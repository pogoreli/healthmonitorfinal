==> flow/design.v <==
`timescale 1ns / 1ps
module find_average(
    input logic clk,
    input logic [7:0] value1, value2, value3,
    output logic [7:0] average
);
    always_ff @(posedge clk) begin
        average <= (value1 + value2 + value3) / 3;
    end
endmodule
# From RTL to reports: find_average
# Tool output for the design above, in the order of the flow.
# Line numbers count from 1 in the design file above.
# Operators: Yosys type, input widths -> output width; for muxes data width and select width s.
# Not given: -
[inputs] design="find_average" clk_port="clk" library="sky130hd" corner="tt_025C_1v80"

# Word-level counts
# Yosys after proc, flatten, opt, wreduce and memory -nomap, before mapping. Enables and synchronous resets that opt folds into registers are not counted as muxes. Memory bits, and registers merged into a memory's read port (data or address), are not among the register bits. Print and check cells are not counted. Equal cells are merged and count once.
[word_totals] word_cells=4 in_bits=25 clocked_rd_ports_x_width=0 latch_bits=0 rom_bits=0 out_inout_bits=8 ff_bits=8 memories=0 mem_bits_rw=0
[classes] bitwise=0 shift=0 div=1 multipliers=0 equal=0 addsub=2 n_mux=0 reduce_logical=0 compare=0
[op_table] operator="$div 32x2->32 const B" count=1
[op_table] operator="$add 9x8->10" count=1
[op_table] operator="$add 8x8->9" count=1

# Longest topological paths
# Depth = most cells in a row (Yosys ltp): at word level without a register or memory, in the mapped netlist without a sequential cell, where the memories' decode and read muxes count.
[logic_depth] ltp_word=3 abc_area=0 ltp_mapped=25 mapped_depth_nobuf=24

# Mapped cells and area
# Yosys stat after the flow's synthesis: flattened, memories mapped to cells. It holds for the ABC_AREA given above (unset counts as 0); a run with the other value may have another netlist.
[by_type] type="sky130_fd_sc_hd__fa_1" count=9 type_area_um2=180.173
[by_type] type="sky130_fd_sc_hd__dfxtp_1" count=8 type_area_um2=160.154
[by_type] type="sky130_fd_sc_hd__ha_1" count=9 type_area_um2=112.608
[by_type] type="sky130_fd_sc_hd__inv_1" count=23 type_area_um2=86.333
[by_type] type="sky130_fd_sc_hd__mux2i_1" count=6 type_area_um2=60.058
[by_type] type="sky130_fd_sc_hd__nor2_1" count=16 type_area_um2=60.058
[by_type] type="sky130_fd_sc_hd__a21oi_1" count=10 type_area_um2=50.048
[by_type] type="sky130_fd_sc_hd__a21o_1" count=6 type_area_um2=45.043
[by_type] type="sky130_fd_sc_hd__a211o_1" count=5 type_area_um2=43.792
[by_type] type="sky130_fd_sc_hd__nand2_1" count=10 type_area_um2=37.536
[by_type] type="sky130_fd_sc_hd__o21a_1" count=5 type_area_um2=37.536
[by_type] type="sky130_fd_sc_hd__o21ai_0" count=7 type_area_um2=35.034
[by_type] type="sky130_fd_sc_hd__nor3_4" count=2 type_area_um2=32.531
[by_type] type="sky130_fd_sc_hd__or3_1" count=5 type_area_um2=31.28
[by_type] type="sky130_fd_sc_hd__a211oi_1" count=4 type_area_um2=30.029
[by_type] type="sky130_fd_sc_hd__nor3_1" count=6 type_area_um2=30.029
[by_type] type="sky130_fd_sc_hd__a2111oi_4" count=1 type_area_um2=27.526
[by_type] type="sky130_fd_sc_hd__xnor2_1" count=3 type_area_um2=26.275
# Not listed: further types 44, cells in them 53.
[synth_totals] yosys_area_um2=1564.0 flip_flops=8 seqArea_um2=160.2 stdcells=188

# Worst setup path after synthesis
# Path of least setup slack by OpenSTA after synthesis, without wires, with an ideal clock, recovery checks aside; 20% of the period is set as input and as output delay. Where synthesis merged equal registers, the netlist keeps one of their names.
[synth_timing] path_kind="input port to flip-flop" from="in value1[2]" to="reg average[0]" period_ps=6760 launch_ps=1352 setup_slack_ps=265 t_arrival_ps=6360 delay_ps=5142 n_path_buf=1 path_stages=22 synth_period_reached_ps=6495
# "delay_ps" = arrival - input delay + setup time.
# "path_stages": output pins that drive a net of the path, with the launching flip-flop's if there is one; two outputs of one cell count as two.
# "synth_period_reached_ps" = period - worst setup slack (recovery checks aside). The figure is calculated, with input and output delays left at 20% of the set period.
# Between the ends stands the longest chain of elaborated cells between them, by number of cells; it is not shown to be the way that was timed. Of several equally long chains one is given.
# Each line given opens the expression or statement behind the cell; cells for indexed reads and writes are added by Yosys, which also makes memories of some case tables.
[synth_between] path_cell_list="sky130_fd_sc_hd__fa_1 -> sky130_fd_sc_hd__ha_1 -> sky130_fd_sc_hd__a211o_1 -> sky130_fd_sc_hd__a211o_1 -> sky130_fd_sc_hd__a21o_1 -> sky130_fd_sc_hd__and2_1 -> sky130_fd_sc_hd__buf_6 -> sky130_fd_sc_hd__inv_1 -> sky130_fd_sc_hd__ha_1 -> sky130_fd_sc_hd__o31a_1 -> sky130_fd_sc_hd__o221a_4 -> sky130_fd_sc_hd__a21oi_2 -> sky130_fd_sc_hd__mux2i_1 -> sky130_fd_sc_hd__o211ai_2 -> sky130_fd_sc_hd__or2_2 -> sky130_fd_sc_hd__mux2i_1 -> sky130_fd_sc_hd__ha_1 -> sky130_fd_sc_hd__nand2_1 -> sky130_fd_sc_hd__nand2_1 -> sky130_fd_sc_hd__a221o_1 -> sky130_fd_sc_hd__o311a_1 -> sky130_fd_sc_hd__or4b_1" elab_chain_cells=3
[synth_rtl] item="from (decl)" line_no=4 source="input logic [7:0] value1, value2, value3,"
[synth_rtl] item="$add 8x8->9" line_no=8 source="average <= (value1 + value2 + value3) / 3;"
[synth_rtl] item="$add 9x8->10" line_no=8
[synth_rtl] item="$div 32x2->32" line_no=8
[synth_rtl] item="to (assign)" line_no=8
[synth_rtl] item="to (decl)" line_no=5 source="output logic [7:0] average"

# 2 stored runs of find_average in the flow (synthesis by Yosys, layout by OpenROAD, sky130hd cells), in arbitrary order. Constraints: input delay and output delay 20% of the set period each, output load 0.01 pF.
run="flow run A" settings period_ns=9.68 CORE_UTILIZATION=47 PLACE_DENSITY_LB_ADDON=0.18 CORE_MARGIN=9 CELL_PAD_IN_SITES_GLOBAL_PLACEMENT=2 CELL_PAD_IN_SITES_DETAIL_PLACEMENT=2 GPL_TIMING_DRIVEN=0 CTS_CLUSTER_SIZE=78 CAP_MARGIN=35 MIN_ROUTING_LAYER="met2" SLEW_MARGIN=20
run="flow run A" outcome="incomplete, placement halted on FLW-0024"
run="flow run B" settings period_ns=7.39 CORE_UTILIZATION=66 SETUP_SLACK_MARGIN=1.02 PLACE_DENSITY_LB_ADDON=0.08 CORE_ASPECT_RATIO=0.52 CORE_MARGIN=2 ABC_AREA=0 CTS_CLUSTER_SIZE=73 CTS_CLUSTER_DIAMETER=256 CAP_MARGIN=5 SLEW_MARGIN=20
run="flow run B" outcome="incomplete, clock tree synthesis halted on DPL-0038"
